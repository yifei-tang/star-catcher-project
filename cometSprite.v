==> flow/design.v <==
module cometSprite(input clock, start, reset,
input [7:0] X_initial,
input [6:0] Y_initial,
input [2:0] colour_background,
output [7:0] X_pos_bkg, 
output [6:0] Y_pos_bkg,
output [2:0] colourOUT);
wire [2:0] colourRAM;
wire [2:0] outColour;
wire [9:0] cometOutputAddress;
wire [7:0] outx;
wire [6:0] outy;
assign X_pos_bkg = outx;
assign Y_pos_bkg = outy;
wire doneDrawing;
wire i,j, go, resetLoc;
wire [1:0] alu_op;
assign cometOutputAddress=5*j+i;
cometSpriteRAM c
(.address(cometOutputAddress),.clock(clock),.data(9'b0),.wren(1'b0),
.q(colourRAM));
data_path d(.clock(clock),.reset(reset),.inputY(Y_initial),.inputX(X_initial),.alu_op(alu_op[1:0]),
.X_pos_bkg(outx),.Y_pos_bkg(outy),.colourRAM(colourRAM),.i(i),.j(j),
.resetCometLoc(resetLoc),.go(go),.colourComet(outColour),.colourBackground(colour_background));
control_path c1(.clock(clock),.start(start),.reset(reset),.go(go),
.endOfScreen(resetLoc),.alu_op(alu_op[1:0]));
assign colourOUT=outColour;
endmodule
module control_path(input clock, start, reset, go, endOfScreen, 
        output reg [1:0] alu_op);
reg [4:0] current_state, next_state;
wire countDone;
wire counterDone;
localparam [4:0]  
    S_WAIT=5'd0,
    S_PLOT=5'd1,
    S_COUNTER=5'd2,
    S_ERASE=5'd3,
    S_MOVE=5'd4, 
    S_RESET_COMET_LOC=5'd5;
rate_divider r(.clock(clock),.enable(1'b1),.load(26'd12499999),
.reset(reset),.countDone(countDone));
assign counterDone=countDone; 
always @(*)begin
case(current_state)
S_WAIT: next_state=start?S_PLOT:S_WAIT;
S_PLOT: begin
    if(reset)
     next_state=S_WAIT;
    else
     next_state=go?S_COUNTER:S_PLOT;
  end
S_COUNTER: begin
  if(reset) 
   next_state=S_WAIT;
  else
   next_state=counterDone?S_ERASE:S_COUNTER;
   end
S_ERASE: begin 
   if(reset)
    next_state=S_WAIT;
   else
    next_state=go?S_MOVE:S_ERASE;
   end
S_MOVE: begin
   if(reset)
    next_state=S_WAIT;
   else
    next_state=endOfScreen?S_RESET_COMET_LOC:S_PLOT;
   end
S_RESET_COMET_LOC: begin
   if(reset)
    next_state=S_WAIT;
   else
    next_state=go?S_RESET_COMET_LOC:S_PLOT;
   end
default: next_state=S_WAIT;
endcase
end
always @(*)
begin
case(current_state)
S_PLOT: begin
alu_op=2'b01;
end
S_ERASE: begin
alu_op=2'b00;
end
S_MOVE: begin
alu_op=2'b10;
end
S_RESET_COMET_LOC: begin
alu_op=2'b11;
end
endcase
end
always @(posedge clock)begin
if(reset)
	current_state<=S_WAIT;
else 
	current_state<=next_state;
end
endmodule
module data_path(clock, reset, go, X_pos_bkg, Y_pos_bkg, inputY, inputX, colourComet, 
colourBackground, colourRAM, i, j, alu_op, resetCometLoc);
	input [2:0] colourBackground;
	input [1:0] alu_op;
	input [2:0] colourRAM;
	input clock, reset;
	input [6:0] inputY;
	input [7:0] inputX;
	output reg [7:0] X_pos_bkg;
	output reg [6:0] Y_pos_bkg;
	output reg [2:0] colourComet;
	output reg [9:0] i,j;
	output reg resetCometLoc;
	output reg go;
	reg doneDrawing;
	reg [9:0] X,Y;
	localparam [3:0] maxAddressX=3'b100, maxAddressY=3'b100;
	always @(posedge clock)
		begin
		 if(reset)begin
		  doneDrawing=0;
		  i<=9'b0;
		  j<=9'b0;
		 end
		 else begin
		  if(i==maxAddressX && j!=maxAddressY && doneDrawing==0) begin
			i<=9'b0;
			j<=j+9'b0000000001;
		  end
		  else if(j==maxAddressY && i==maxAddressX)begin
			doneDrawing<=1'b1;
		  end
		  else
			i<=i+9'b0000000001;
		 end
		end
	always @(posedge clock)
		begin
		if(reset) begin
		 go<=1'b0;
		 resetCometLoc<=1'b0;
		 X_pos_bkg<=inputX;
		 Y_pos_bkg<=inputY;
		 colourComet<=colourBackground;
		end
		case(alu_op)
		 1: begin
		 X_pos_bkg<=X+i;
		 Y_pos_bkg<=Y+j;
		 colourComet<=colourRAM;
		 go<=1'b1;
		 end
		 0: begin
		 X_pos_bkg<=X+i;
		 Y_pos_bkg<=Y+j;
		 colourComet<=colourBackground;
		 go<=1'b1;
		 end
		 2: begin
		 Y<=inputY;
		 if(X>0) 
		 X<=X-9'b000000001;
		 else if(X==0)begin
		 resetCometLoc<=1'b1;
		 end
		 end
		 3: begin
		 X<=inputX;
		 Y<=inputY;
		 go<=1'b1;
		 end
		 default: begin
		 X<=inputX;
		 Y<=inputY;
		 go<=1'b0;
		 resetCometLoc<=1'b0;
		 end
	endcase
end
endmodule
module rate_divider(clock, enable, load, reset, countDone);
input clock, enable, reset;
input [25:0] load;
reg [25:0] count;
output reg countDone;
	always @(posedge clock)begin
		if (reset)begin
			count<=load;
			countDone=1'b0;
	  end
	 else if (count==26'b0 &&enable==1'b1)begin
			count<=load;
			countDone=1'b1;
	  end
	 else if (enable==1'b1)
			count=count-1;
	 end
endmodule
# Step by step through the tools: data_path
# Tool output for the design above, in the order of the flow.
# Line numbers count from 1 in the design file above.
# Library cell names are shortened.
inputs:
  design: "data_path"
  clock: "clock"
  lib: "sky130hd"
  lib_corner: "tt_025C_1v80"

# Word-level counts
# Yosys after proc, flatten, opt, wreduce and memory -nomap, before mapping. Memory bits, and registers merged into a memory's read port (data or address), are not among the register bits. Print and check cells are not counted.
op_classes:
  n_addsub: 5
  n_cmp: 1
  equal: 7
  mux: 12
  bitwise: 2
  reduce_logical: 14
op_table:
  columns: ["cell", "n"]
  rows:
  - ["10-bit by 1-bit adder with 10-bit output (second input constant)", 2]
  - ["10-bit by 3-bit equality test with 1-bit output (second input constant)", 2]
  - ["10-bit case mux with 2-bit select", 1]
  - ["8-bit 2-to-1 mux", 2]
  - ["7-bit 2-to-1 mux", 2]
  - ["10-bit by 1-bit subtractor with 10-bit output (second input constant)", 1]
  - ["10-bit by 1-bit > comparator with 1-bit output (second input constant)", 1]
  - ["10-bit by 3-bit != test with 1-bit output (second input constant)", 1]
  - ["10-bit zero test", 1]
  - ["10-bit 2-to-1 mux", 1]
  - ["8-bit adder", 1]
  - ["7-bit adder", 1]
  - ["2-bit OR reduction", 3]
  - ["3-bit case mux with 2-bit select", 1]
  - ["2-bit equality test (second input constant)", 2]
  - ["2-bit AND reduction", 2]
  - ["2-bit nonzero test", 2]
  - ["1-bit 2-to-1 mux", 4]
  - ["1-bit logical AND", 3]
  - ["3-bit nonzero test", 1]
  - ["3-bit OR reduction", 1]
  - ["3-bit 2-to-1 mux", 1]
  - ["1-bit NOT", 2]
  - ["2-bit by 1-bit equality test with 1-bit output (second input constant)", 1]
  - ["2-bit != test (second input constant)", 1]
  - ["2-bit zero test", 1]
word_totals:
  reg_bits: 58
  out_inout_bits: 40

# Logic depth
# Yosys ltp: most cells in a row. Word level: on the elaborated netlist, between registers, memories and ports. Mapped: between sequential cells and ports; inverters and the memories' decode and read muxes count.
depth:
  word_depth: 5
  abc_area: 0
  mapped_depth: 8
  ltp_nobuf: 8

# Mapped cells and area
# Source: synth_stat.txt of the flow (Yosys; design flattened, memories mapped). It holds for the ABC_AREA given above (unset counts as 0); a run with the other value may have another netlist.
types:
  columns: ["type", "n", "type_area_um2"]
  rows:
  - ["edfxtp_1", 35, 1.05E+03]
  - ["dfxtp_1", 23, 460.442]
  - ["ha_1", 18, 225.216]
  - ["xnor2_1", 15, 131.376]
  - ["xor2_1", 14, 122.618]
  - ["nand2_1", 32, 120.115]
  - ["nor2_1", 31, 116.362]
  - ["o21ai_0", 23, 115.11]
  - ["mux2_2", 9, 101.347]
  - ["a21oi_1", 15, 75.072]
  - ["inv_1", 12, 45.043]
  - ["fa_1", 2, 40.038]
  - ["nor3_1", 8, 40.038]
  - ["nand4_1", 4, 25.024]
  - ["nor2b_1", 4, 25.024]
  - ["or3_1", 4, 25.024]
  - ["a211oi_1", 3, 22.522]
  - ["nor3b_1", 3, 22.522]
# Other cell types: 30; their cells: 44.
mapped:
  cell_count: 299
  synth_area_um2: 3091.7
  seqArea_um2: 1511.4
  ffs: 58

# Worst setup path after synthesis
# Source: OpenSTA report_checks on the synthesized netlist (no wires, ideal clock, input and output delay 20% of the period each), path of least setup slack; recovery checks are left aside. Register names are those of the netlist, which keeps one name where synthesis merged equal registers.
synth_timing:
  path_kind: "reg-to-reg"
  from: "reg X[1]"
  to: "reg X[0]"
  clock_period_ps: 2090
  setup_ps: 287
  launch_ps: 0
  arrival_ps: 1952
  t_required_ps: 1803
  setup_slack_ps: -149
  delay_ps: 2239
  path_stages: 7
  n_path_buf: 0
  period_less_setup_slack_ps: 2239
# "delay_ps" is the arrival time less input delay plus setup time.
# "path_stages": output pins that drive a net of the path, with the launching flip-flop's if there is one; two outputs of one cell count as two.
# "period_less_setup_slack_ps" = period - worst setup slack (recovery checks aside). The figure is calculated, with input and output delays left at 20% of the set period.
# The rows between start and end are the longest chain of elaborated cells between them; the timing report does not say that the signal goes this way. Where chains are equally long, one stands for them.
# A line is the first line of the expression or statement that the cell stems from. Yosys adds cells for indexed reads and writes and turns some case tables into memories.
# A register here has more assigning lines than the two given.
# Only ways into the end's enable, where the timed path ends, are counted here.
synth_between:
  cell_sequence: "edfxtp_1 -> inv_1 -> ha_1 -> nor3b_1 -> nand2b_1 -> or4_2 -> and2_1"
  elab_chain_len: 3
  cells_between: 3
  cone_lines: 1
  classes_between: "compare: 1; eq/ne: 1; reduce/logical: 1"
synth_rtl:
  columns: ["element", "line_no", "rtl"]
  rows:
  - ["from (decl)", 119, "reg [9:0] X,Y;"]
  - ["from (assign)", 165, "X<=X-9'b000000001;"]
  - ["from (assign)", 171, "X<=inputX;"]
  - ["10-bit by 1-bit > comparator with 1-bit output", 164, "if(X>0)"]
  - ["2-bit != test", null, null]
  - ["2-bit AND reduction", null, null]
  - ["to (assign)", 165, null]
  - ["to (assign)", 171, null]
  - ["to (decl)", 119, null]

# Path in the finished layout
# From the final timing report of job 1: the path of least setup slack in the routed layout; clock arrival at registers is part of the times.
# The report prints the path's times to 10 ps; the period is as set.
layout_timing:
  path_kind: "reg-to-reg"
  from: "reg X[0]"
  to: "reg X_pos_bkg[4]"
  clock_period_ps: 1700
  setup_ps: 240
  launch_ps: 330
  arrival_ps: 2090
  t_required_ps: 1790
  setup_slack_ps: -310
  path_stages: 10
  n_path_buf: 2
# The rows between start and end are the longest chain of elaborated cells between them; the timing report does not say that the signal goes this way. Where chains are equally long, one stands for them.
# A register here has more assigning lines than the two given.
layout_between:
  cell_sequence: "edfxtp_1 -> buf_6 -> ha_4 -> inv_2 -> fa_2 -> nor2b_2 -> o31a_1 -> buf_4 -> a211oi_2 -> a21o_1"
  elab_chain_len: 2
  cells_between: 2
  classes_between: "add/sub: 1; mux: 1"
layout_rtl:
  columns: ["element", "line_no", "rtl"]
  rows:
  - ["from (decl)", 119, "reg [9:0] X,Y;"]
  - ["from (assign)", 165, "X<=X-9'b000000001;"]
  - ["from (assign)", 171, "X<=inputX;"]
  - ["8-bit adder", 157, "X_pos_bkg<=X+i;"]
  - ["8-bit 2-to-1 mux", 149, "case(alu_op)"]
  - ["to (assign)", 145, "X_pos_bkg<=inputX;"]
  - ["to (assign)", 151, "X_pos_bkg<=X+i;"]
  - ["to (decl)", 112, "output reg [7:0] X_pos_bkg;"]

Lab notebook: data_path

2 stored runs of data_path in the flow (synthesis by Yosys, layout by OpenROAD, sky130hd cells), in arbitrary order. Constraints: input delay and output delay 20% of the set period each, output load 0.01 pF.
"achieved_clock_period_ps" is the run's clock period less its worst setup slack. It is reckoned from that one timing run; input and output delays stay at 20% of the period that was set.
By "worst_path_time_ps" is meant the share of the clock period that the worst setup path is allowed (20% is reserved at inputs, 20% at outputs), minus its slack. Clock arrival times at its registers enter into it.
"worst_path_time_ps" is given in steps of 10 ps.

--- job 1 ---
==> flow/run.sh <==
#!/bin/bash
# the make line also repeats the synthesis and layout settings of config.mk as NAME=value (left out here)
make -C /OpenROAD-flow-scripts/flow DESIGN_CONFIG=/design/flow/config.mk WORK_HOME=/design/flow/orfs CLKGATE_MAP_FILE= finish
==> flow/config.mk <==
export PLATFORM = sky130hd
export DESIGN_NAME = data_path
export DESIGN_NICKNAME = data_path
export VERILOG_FILES = /design/flow/design.v
export SDC_FILE = /design/flow/constraint.sdc
export NUM_CORES = 4
export LEC_CHECK = 0
export CAP_MARGIN = 20
export CORE_MARGIN = 2
export CORE_UTILIZATION = 40
export SLEW_MARGIN = 20
==> flow/constraint.sdc <==
create_clock -name core_clock -period 1.7 [get_ports {clock}]
set_input_delay 0.3400 -clock core_clock [delete_from_list [all_inputs] [get_ports {clock}]]
set_output_delay 0.3400 -clock core_clock [all_outputs]
set_load 0.01 [all_outputs]

==> results, as YAML <==
results:
  yosys_chip_area_um2: 3091.7
  die_footprint_um2: 8448.4
  cell_area_final_um2: 5163.7
  worst_setup_slack_ps: -305
  hold_ws_ps: 487
  achieved_clock_period_ps: 2005
  worst_path_time_ps: 2010
  critical_path_kind: "reg-to-reg"

--- job 2 ---
==> flow/run.sh <==
#!/bin/bash
# the make line also repeats the synthesis and layout settings of config.mk as NAME=value (left out here)
make -C /OpenROAD-flow-scripts/flow DESIGN_CONFIG=/design/flow/config.mk WORK_HOME=/design/flow/orfs CLKGATE_MAP_FILE= finish
==> flow/config.mk <==
export PLATFORM = sky130hd
export DESIGN_NAME = data_path
export DESIGN_NICKNAME = data_path
export VERILOG_FILES = /design/flow/design.v
export SDC_FILE = /design/flow/constraint.sdc
export NUM_CORES = 4
export LEC_CHECK = 0
export CAP_MARGIN = 20
export CELL_PAD_IN_SITES_DETAIL_PLACEMENT = 0
export CELL_PAD_IN_SITES_GLOBAL_PLACEMENT = 1
export CORE_MARGIN = 2
export CORE_UTILIZATION = 24
export CTS_CLUSTER_DIAMETER = 235
export HOLD_SLACK_MARGIN = -0.04
export SETUP_SLACK_MARGIN = 0.35
export SLEW_MARGIN = 20
export TNS_END_PERCENT = 70
==> flow/constraint.sdc <==
create_clock -name core_clock -period 1.76 [get_ports {clock}]
set_input_delay 0.3520 -clock core_clock [delete_from_list [all_inputs] [get_ports {clock}]]
set_output_delay 0.3520 -clock core_clock [all_outputs]
set_load 0.01 [all_outputs]

==> results, as YAML <==
results:
  yosys_chip_area_um2: 3091.7
  die_footprint_um2: 13806.2
  cell_area_final_um2: 5450.2
  worst_setup_slack_ps: -212
  hold_ws_ps: 457
  achieved_clock_period_ps: 1972
  worst_path_time_ps: 1970
  critical_path_kind: "reg-to-reg"
